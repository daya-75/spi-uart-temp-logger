==> flow/design.v <==
module shift_register_10 (
    input clk,
    input rst,
    input [7:0] in,
    input load,
    output [7:0] out0, out1, out2, out3, out4,
    output [7:0] out5, out6, out7, out8, out9
);
    reg [7:0] regs [9:0];
    integer i;
    always @(posedge clk or posedge rst) begin
        if (rst) begin
            for (i = 0; i < 10; i = i + 1)
                regs[i] <= 8'h00;
        end else if (load) begin
            for (i = 9; i > 0; i = i - 1)
                regs[i] <= regs[i - 1];
            regs[0] <= in;
        end
    end
    assign out0 = regs[0];
    assign out1 = regs[1];
    assign out2 = regs[2];
    assign out3 = regs[3];
    assign out4 = regs[4];
    assign out5 = regs[5];
    assign out6 = regs[6];
    assign out7 = regs[7];
    assign out8 = regs[8];
    assign out9 = regs[9];
endmodule
# Tool chain data of shift_register_10
# What the tools print for shift_register_10, step after step.
# Line numbers count from 1 in the design file above.
# Operators: Yosys type, input widths -> output width; for muxes data width and select width s.
# Cell names lack the library's common part.
design:
  top_module: "shift_register_10"
  clock_port: "clk"
  library: "sky130hd"
  corner: "tt_025C_1v80"

# Word-level counts
# Source: Yosys, flattened and elaborated. Widths are those after wreduce; folded enables and synchronous resets count as part of the registers. Registers that Yosys merges into a memory's read port (data or address) are not register bits. Print and check cells do not count. Equal cells are merged and count once.
word_totals:
  elab_cells: 10
  output_inout_bits: 80
  in_bits: 11
  ff_bits: 80

# Logic depth
# Depth = most cells in a row (Yosys ltp): at word level without a register or memory, in the mapped netlist without a sequential cell, where the memories' decode and read muxes count.
logic_depth:
  depth_word: 0
  abc_area: 0
  mapped_depth: 3

# Synthesis result
# The flow's flattened synthesis, as Yosys stat reports it; memories are mapped. The netlist is that of the ABC_AREA named above (0 if unset); the other value can give another one.
types:
  columns: ["type", "count"]
  rows:
  - ["dfrtp_1", 80]
  - ["mux2_4", 80]
  - ["buf_12", 8]
  - ["buf_6", 1]
  - ["inv_1", 1]
synth_totals:
  buffers: 9
  seqArea_um2: 2001.9
  yosys_area_um2: 3378.2
  ffs: 80
  mapped_cells: 170

# Worst setup path after synthesis
# Path of least setup slack by OpenSTA after synthesis, without wires, with an ideal clock, recovery checks aside; 20% of the period is set as input and as output delay. Where synthesis merged equal registers, the netlist keeps one of their names.
synth_timing:
  path_type: "input -> register"
  startpoint: "input load"
  endpoint: "register regs[0][0]"
  path_buffers: 2
  path_stages: 3
  arrival_time_ps: 861
  input_delay_ps: 244
  required_time_ps: 1095
  delay_ps: 742
  setup_slack_ps: 234
  tclk_ps: 1220
  t_first_pin_ps: 244
  synth_period_reached_ps: 986
# "delay_ps" is the arrival time less input delay plus setup time.
# "path_stages" counts driving pins, that of a launching flip-flop among them; a cell with two outputs on the path counts twice.
# "synth_period_reached_ps" = period - worst setup slack (recovery checks aside). The figure is calculated, with input and output delays left at 20% of the set period.
synth_between:
  cell_sequence: "buf_6 -> buf_12 -> mux2_4"
  elab_chain_len: 0
synth_rtl:
  columns: ["element", "line", "text"]
  rows:
  - ["from (decl)", 5, "input load,"]
  - ["to (assign)", 14, "regs[i] <= 8'h00;"]
  - ["to (assign)", 18, "regs[0] <= in;"]
  - ["to (decl)", 9, "reg [7:0] regs [9:0];"]

# Timing after layout
# From the final timing report of record 1: the path of least setup slack in the routed layout; clock arrival at registers is part of the times.
# The path's times are printed in steps of 10 ps; the period is the one set.
layout_timing:
  path_type: "register -> output"
  startpoint: "register regs[5][3]"
  endpoint: "output out5[3]"
  setup_slack_ps: 40
  path_buffers: 1
  required_time_ps: 1100
  output_delay_ps: 270
  t_first_pin_ps: 330
  arrival_time_ps: 1050
  path_stages: 2
  tclk_ps: 1370
layout_between:
  cell_sequence: "dfrtp_1 -> dlygate4sd2_1"
  elab_chain_len: 0
layout_rtl:
  columns: ["element", "line", "text"]
  rows:
  - ["from (decl)", 9, "reg [7:0] regs [9:0];"]
  - ["from (assign)", 14, "regs[i] <= 8'h00;"]
  - ["from (assign)", 17, "regs[i] <= regs[i - 1];"]
  - ["to (decl)", 7, "output [7:0] out5, out6, out7, out8, out9"]

Wiki page: shift_register_10 / flow data

Measured data: module shift_register_10, platform sky130hd, 2 stored runs of the flow under differing settings, order arbitrary. Input and output delays are each 20% of the period that was set; the output load is 0.01 pF.
"period_reached_ps" means the clock period less the worst setup slack. The figure is calculated, with input and output delays left at 20% of the set period.
"worst_path_time_ps" means the part of the period allowed to the worst setup path (the constraints hold back 20% at inputs and 20% at outputs) less its slack; where the path has registers, the arrival times of their clocks count too.
"power_mw" is the tool's figure for a default switching activity; nothing was simulated.
"worst_path_time_ps" is known to 10 ps.

--- record 1 ---
==> flow/run.sh <==
#!/bin/bash
# the make line also repeats the synthesis and layout settings of config.mk as NAME=value (left out here)
make -C /OpenROAD-flow-scripts/flow DESIGN_CONFIG=/design/flow/config.mk WORK_HOME=/design/flow/orfs CLKGATE_MAP_FILE= finish
==> flow/config.mk <==
export PLATFORM = sky130hd
export DESIGN_NAME = shift_register_10
export DESIGN_NICKNAME = shift_register_10
export VERILOG_FILES = /design/flow/design.v
export SDC_FILE = /design/flow/constraint.sdc
export NUM_CORES = 4
export LEC_CHECK = 0
export ABC_AREA = 0
export CAP_MARGIN = 15
export CORE_ASPECT_RATIO = 1.72
export CORE_MARGIN = 2
export CORE_UTILIZATION = 21
export CTS_CLUSTER_DIAMETER = 130
export CTS_CLUSTER_SIZE = 53
export HOLD_SLACK_MARGIN = 0.01
export MAX_ROUTING_LAYER = met4
export PLACE_DENSITY_LB_ADDON = 0.19
export SETUP_SLACK_MARGIN = -0.05
export SLEW_MARGIN = 10
==> flow/constraint.sdc <==
create_clock -name core_clock -period 1.37 [get_ports {clk}]
set_input_delay 0.2740 -clock core_clock [delete_from_list [all_inputs] [get_ports {clk}]]
set_output_delay 0.2740 -clock core_clock [all_outputs]
set_load 0.01 [all_outputs]

==> results, as YAML <==
results:
  post_synth_area_um2: 3378.2
  power_mw: 8.846
  final_setup_tns_ps: 0
  finish.stdcell_area_um2: 4699.5
  final_die_area_um2: 17154.9
  setup_worst_slack_ps: 45
  worst_path_time_ps: 1050
  critical_path_type: "register -> output"
  period_reached_ps: 1325
  utilization_pct: 30.0

--- record 2 ---
==> flow/run.sh <==
#!/bin/bash
# the make line also repeats the synthesis and layout settings of config.mk as NAME=value (left out here)
make -C /OpenROAD-flow-scripts/flow DESIGN_CONFIG=/design/flow/config.mk WORK_HOME=/design/flow/orfs CLKGATE_MAP_FILE= finish
==> flow/config.mk <==
export PLATFORM = sky130hd
export DESIGN_NAME = shift_register_10
export DESIGN_NICKNAME = shift_register_10
export VERILOG_FILES = /design/flow/design.v
export SDC_FILE = /design/flow/constraint.sdc
export NUM_CORES = 4
export LEC_CHECK = 0
export CAP_MARGIN = 20
export CELL_PAD_IN_SITES_DETAIL_PLACEMENT = 1
export CELL_PAD_IN_SITES_GLOBAL_PLACEMENT = 1
export CORE_ASPECT_RATIO = 1.96
export CORE_MARGIN = 2
export CORE_UTILIZATION = 58
export CTS_CLUSTER_DIAMETER = 263
export CTS_CLUSTER_SIZE = 14
export GPL_ROUTABILITY_DRIVEN = 0
export MAX_ROUTING_LAYER = met4
export PLACE_DENSITY = 0.62
export SLEW_MARGIN = 20
==> flow/constraint.sdc <==
create_clock -name core_clock -period 1.83 [get_ports {clk}]
set_input_delay 0.3660 -clock core_clock [delete_from_list [all_inputs] [get_ports {clk}]]
set_output_delay 0.3660 -clock core_clock [all_outputs]
set_load 0.01 [all_outputs]

==> results, as YAML <==
outcome: "unfinished; error DPL-0033 in clock tree synthesis"
