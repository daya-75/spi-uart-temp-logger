==> flow/design.v <==
module uart_tx (
    input clk,
    input rst,
    input tx_start,
    input [7:0] tx_data,
    output reg tx,
    output reg tx_busy
);
    parameter CLK_PER_BIT = 87;
    reg [7:0] tx_shift;
    reg [3:0] bit_index;
    reg [15:0] clk_cnt;
    reg [1:0] state;
    parameter IDLE = 2'b00;
    parameter START = 2'b01;
    parameter DATA = 2'b10;
    parameter STOP = 2'b11;
    always @(posedge clk or posedge rst) begin
        if (rst) begin
            tx <= 1'b1;
            tx_busy <= 0;
            clk_cnt <= 0;
            bit_index <= 0;
            state <= IDLE;
        end else begin
            case (state)
                IDLE: begin
                    tx <= 1'b1;
                    tx_busy <= 0;
                    if (tx_start) begin
                        tx_shift <= tx_data;
                        state <= START;
                        tx_busy <= 1;
                        clk_cnt <= 0;
                    end
                end
                START: begin
                    tx <= 0;
                    if (clk_cnt < CLK_PER_BIT)
                        clk_cnt <= clk_cnt + 1;
                    else begin
                        clk_cnt <= 0;
                        state <= DATA;
                        bit_index <= 0;
                    end
                end
                DATA: begin
                    tx <= tx_shift[bit_index];
                    if (clk_cnt < CLK_PER_BIT)
                        clk_cnt <= clk_cnt + 1;
                    else begin
                        clk_cnt <= 0;
                        if (bit_index < 7)
                            bit_index <= bit_index + 1;
                        else
                            state <= STOP;
                    end
                end
                STOP: begin
                    tx <= 1;
                    if (clk_cnt < CLK_PER_BIT)
                        clk_cnt <= clk_cnt + 1;
                    else begin
                        state <= IDLE;
                        tx_busy <= 0;
                    end
                end
            endcase
        end
    end
endmodule
# ---- Step by step through the tools: uart_tx
# What the tools print for uart_tx, step after step.
# Line numbers count from 1 in the design file above.
# Library cell names are shortened.
# A cell with - has no value.
dict set report inputs {
  top {uart_tx}
  clk_port {clk}
  library {sky130hd}
  pvt_corner {tt_025C_1v80}
}

# ---- Elaborated design
# Source: Yosys, flattened and elaborated, memories not mapped. Widths are those after wreduce. Registers that Yosys merges into a memory's read port (data or address) are not register bits. Print and check cells do not count.
dict set report bits {
  output_inout_bits 2
  reg_bits 32
  wordCells 51
  inputBits 11
}
dict set report classes {
  n_addsub 2
  n_mux 18
  logic 1
  reduce_and_logical 11
  eq_ne 10
  shift 1
  cmp 2
}
# operator n
set op_table {}
lappend op_table {{16-bit parallel mux with 3-bit select} 1}
lappend op_table {{16-bit two-way mux} 3}
lappend op_table {{16-bit by 1-bit adder with 16-bit output (second input constant)} 1}
lappend op_table {{16-bit by 7-bit < comparator with 1-bit output (second input constant)} 1}
lappend op_table {{2-bit inequality test (second input constant)} 7}
lappend op_table {{4-bit two-way mux} 3}
lappend op_table {{2-bit two-way mux} 5}
lappend op_table {{8-bit by 4-bit variable part select with 1-bit output} 1}
lappend op_table {{4-bit parallel mux with 2-bit select} 1}
lappend op_table {{2-bit parallel mux with 4-bit select} 1}
lappend op_table {{3-bit AND reduction} 2}
lappend op_table {{6-bit AND reduction} 1}
lappend op_table {{2-bit == test (second input constant)} 2}
lappend op_table {{2-bit nonzero test} 2}
lappend op_table {{2-bit OR reduction} 2}
lappend op_table {{4-bit by 1-bit adder with 4-bit output (second input constant)} 1}
lappend op_table {{4-bit by 3-bit < comparator with 1-bit output (second input constant)} 1}
lappend op_table {{4-bit AND reduction} 1}
lappend op_table {{4-bit nonzero test} 1}
lappend op_table {{1-bit parallel mux with 3-bit select} 1}
lappend op_table {{2-bit by 1-bit == test with 1-bit output (second input constant)} 1}
lappend op_table {{2-bit logical NOT} 1}
lappend op_table {{2-bit AND reduction} 1}
lappend op_table {{1-bit parallel mux with 2-bit select} 1}
lappend op_table {{1-bit two-way mux} 2}
lappend op_table {{1-bit inverter} 1}

# ---- Depth
# Depth = most cells in a row (Yosys ltp): at word level without a register or memory, in the mapped netlist without a sequential cell, where the memories' decode and read muxes count.
dict set report depth {
  word_depth 4
  ABC_AREA 1
  ltp_mapped 10
  ltp_nobuf 10
}

# ---- Synthesis result
# Source: synth_stat.txt of the flow (Yosys; design flattened, memories mapped). It holds for the ABC_AREA given above (unset counts as 0); a run with the other value may have another netlist.
dict set report synth_totals {
  synth_area_um2 1656.6
  ff_cells 34
  buffers 3
  sequential_area_um2 893.4
  stdcells 199
}
# cell_type n type_area_um2
set by_type {}
lappend by_type {dfrtp_1 24 600.576}
lappend by_type {nand2_1 70 262.752}
lappend by_type {edfxtp_1 8 240.23}
lappend by_type {inv_1 26 97.594}
lappend by_type {nor2_1 19 71.318}
lappend by_type {nand3_1 12 60.058}
lappend by_type {dfstp_2 2 52.55}
lappend by_type {a21oi_1 6 30.029}
lappend by_type {o21ai_0 6 30.029}
lappend by_type {xor2_1 3 26.275}
lappend by_type {ha_1 2 25.024}
lappend by_type {nor2_4 2 22.522}
lappend by_type {nand3_2 2 20.019}
lappend by_type {nand4_1 3 18.768}
lappend by_type {nand3_4 1 17.517}
lappend by_type {nor3_1 3 15.014}
lappend by_type {nand2_2 2 12.512}
lappend by_type {nor2_2 2 12.512}
# Other cell types: 6; their cells: 6.

# ---- Timing after synthesis
# Path of least setup slack by OpenSTA after synthesis, without wires, with an ideal clock, recovery checks aside; 20% of the period is set as input and as output delay. Where synthesis merged equal registers, the netlist keeps one of their names.
dict set report synth_timing {
  kind {flip-flop to flip-flop}
  from {register clk_cnt[0]}
  to {register clk_cnt[0]}
  arrival_ns 1.338
  path_buffers 1
  required_time_ns 1.694
  period_ns 1.81
  slack_ns 0.356
  delay_ns 1.454
  driving_pins 11
  launch_ns 0.000
  setup_ns 0.116
  period_less_setup_slack_ns 1.454
}
# "delay_ns" is the arrival time less input delay plus setup time.
# "driving_pins" counts driving pins, that of a launching flip-flop among them; a cell with two outputs on the path counts twice.
# "period_less_setup_slack_ns" is the clock period less the worst setup slack; recovery checks do not enter. This is arithmetic on one report: input and output delays are still those of the set period (20% each).
# The rows between start and end are the longest chain of elaborated cells between them; the timing report does not say that the signal goes this way. Where chains are equally long, one stands for them.
# Each line given opens the expression or statement behind the cell; cells for indexed reads and writes are added by Yosys, which also makes memories of some case tables.
# A register here has more assigning lines than the two given.
dict set report synth_between {
  path_cell_list {dfrtp_1 -> ha_1 -> nand2_1 -> nand2_1 -> nand3_2 -> nand3_2 -> nand2_2 -> nand3_4 -> buf_6 -> nand2_1 -> nand2_1}
  elab_chain_cells 3
  cone_cells 7
  cone_classes {add/sub (1); compare (1); eq/ne (1); mux (3); reduce/logical (1)}
}
# element line
set synth_rtl {}
lappend synth_rtl {{start, declared} 12} ;# reg [15:0] clk_cnt;
lappend synth_rtl {{start, assigned} 40} ;# clk_cnt <= clk_cnt + 1;
lappend synth_rtl {{start, assigned} 50} ;# clk_cnt <= clk_cnt + 1;
lappend synth_rtl {{16-bit by 1-bit adder with 16-bit output} 62} ;# clk_cnt <= clk_cnt + 1;
lappend synth_rtl {{16-bit two-way mux} 61} ;# if (clk_cnt < CLK_PER_BIT)
lappend synth_rtl {{16-bit parallel mux with 3-bit select} 26} ;# case (state)
lappend synth_rtl {{end, assigned} 40}
lappend synth_rtl {{end, assigned} 50}
lappend synth_rtl {{end, declared} 12}

# ---- Path in the finished layout
# From the final timing report of record 1: the path of least setup slack in the routed layout; clock arrival at registers is part of the times.
dict set report layout_timing {
  kind {flip-flop to flip-flop}
  from {register clk_cnt[1]}
  to {register clk_cnt[5]}
  launch_ns 0.28
  arrival_ns 1.73
  period_ns 1.75
  driving_pins 11
  required_time_ns 1.97
  setup_ns 0.06
  slack_ns 0.25
  path_buffers 0
}
# The rows between start and end are the longest chain of elaborated cells between them; the timing report does not say that the signal goes this way. Where chains are equally long, one stands for them.
# A register here has more assigning lines than the two given.
dict set report layout_between {
  path_cell_list {dfrtp_1 -> ha_2 -> nand2_1 -> nand2_1 -> nand3_2 -> nand3_4 -> nand2_4 -> nand2_4 -> nor2_4 -> nand2_1 -> nand2_1}
  elab_chain_cells 3
  cone_cells 7
  cone_classes {add/sub (1); compare (1); eq/ne (1); mux (3); reduce/logical (1)}
}
# element line
set layout_rtl {}
lappend layout_rtl {{start, declared} 12} ;# reg [15:0] clk_cnt;
lappend layout_rtl {{start, assigned} 40} ;# clk_cnt <= clk_cnt + 1;
lappend layout_rtl {{start, assigned} 50} ;# clk_cnt <= clk_cnt + 1;
lappend layout_rtl {{16-bit by 1-bit adder with 16-bit output} 62} ;# clk_cnt <= clk_cnt + 1;
lappend layout_rtl {{16-bit two-way mux} 61} ;# if (clk_cnt < CLK_PER_BIT)
lappend layout_rtl {{16-bit parallel mux with 3-bit select} 26} ;# case (state)
lappend layout_rtl {{end, assigned} 40}
lappend layout_rtl {{end, assigned} 50}
lappend layout_rtl {{end, declared} 12}

## Implementation results

Below are 2 stored runs of the flow (Yosys, OpenROAD; platform sky130hd) on uart_tx, each with its settings and what was measured, unordered. Constraints: input delay and output delay 20% of the set period each, output load 0.01 pF.
"period_less_ws_ns" means the clock period less the worst setup slack. The figure is calculated, with input and output delays left at 20% of the set period.
"final_power_mw" is the tool's figure for a default switching activity; nothing was simulated.

[flow] record 1: files
==> flow/run.sh <==
#!/bin/bash
# the make line also repeats the synthesis and layout settings of config.mk as NAME=value (left out here)
make -C /OpenROAD-flow-scripts/flow DESIGN_CONFIG=/design/flow/config.mk WORK_HOME=/design/flow/orfs CLKGATE_MAP_FILE= finish
==> flow/config.mk <==
export PLATFORM = sky130hd
export DESIGN_NAME = uart_tx
export DESIGN_NICKNAME = uart_tx
export VERILOG_FILES = /design/flow/design.v
export SDC_FILE = /design/flow/constraint.sdc
export NUM_CORES = 4
export LEC_CHECK = 0
export ABC_AREA = 1
export CAP_MARGIN = 20
export CORE_ASPECT_RATIO = 1.4
export CORE_MARGIN = 6
export CORE_UTILIZATION = 53
export CTS_CLUSTER_SIZE = 39
export GPL_TIMING_DRIVEN = 1
export MAX_ROUTING_LAYER = met4
export PLACE_DENSITY_LB_ADDON = 0.17
export SETUP_SLACK_MARGIN = 0.3
export SLEW_MARGIN = 20
export TNS_END_PERCENT = 85
==> flow/constraint.sdc <==
create_clock -name core_clock -period 1.75 [get_ports {clk}]
set_input_delay 0.3500 -clock core_clock [delete_from_list [all_inputs] [get_ports {clk}]]
set_output_delay 0.3500 -clock core_clock [all_outputs]
set_load 0.01 [all_outputs]

[flow] record 1: metrics
[metrics] final_util_pct = 72.0
[metrics] post_synth_area_um2 = 1656.6
[metrics] period_less_ws_ns = 1.505
[metrics] finish.stdcell_area_um2 = 2092.0
[metrics] final_power_mw = 2.336
[metrics] die_footprint_um2 = 4630.4
[metrics] worst_setup_slack_ns = 0.245
[metrics] tns_setup_ns = 0.000

[flow] record 2: files
==> flow/run.sh <==
#!/bin/bash
# the make line also repeats the synthesis and layout settings of config.mk as NAME=value (left out here)
make -C /OpenROAD-flow-scripts/flow DESIGN_CONFIG=/design/flow/config.mk WORK_HOME=/design/flow/orfs CLKGATE_MAP_FILE= finish
==> flow/config.mk <==
export PLATFORM = sky130hd
export DESIGN_NAME = uart_tx
export DESIGN_NICKNAME = uart_tx
export VERILOG_FILES = /design/flow/design.v
export SDC_FILE = /design/flow/constraint.sdc
export NUM_CORES = 4
export LEC_CHECK = 0
export ABC_AREA = 0
export CAP_MARGIN = 15
export CELL_PAD_IN_SITES_DETAIL_PLACEMENT = 2
export CORE_ASPECT_RATIO = 1.38
export CORE_MARGIN = 2
export CORE_UTILIZATION = 44
export CTS_CLUSTER_DIAMETER = 143
export PLACE_DENSITY_LB_ADDON = 0.3
export SETUP_SLACK_MARGIN = 0.13
export SLEW_MARGIN = 25
export TNS_END_PERCENT = 85
==> flow/constraint.sdc <==
create_clock -name core_clock -period 1.81 [get_ports {clk}]
set_input_delay 0.3620 -clock core_clock [delete_from_list [all_inputs] [get_ports {clk}]]
set_output_delay 0.3620 -clock core_clock [all_outputs]
set_load 0.01 [all_outputs]

[flow] record 2: stopped before the end: clock tree synthesis reported DPL-0033
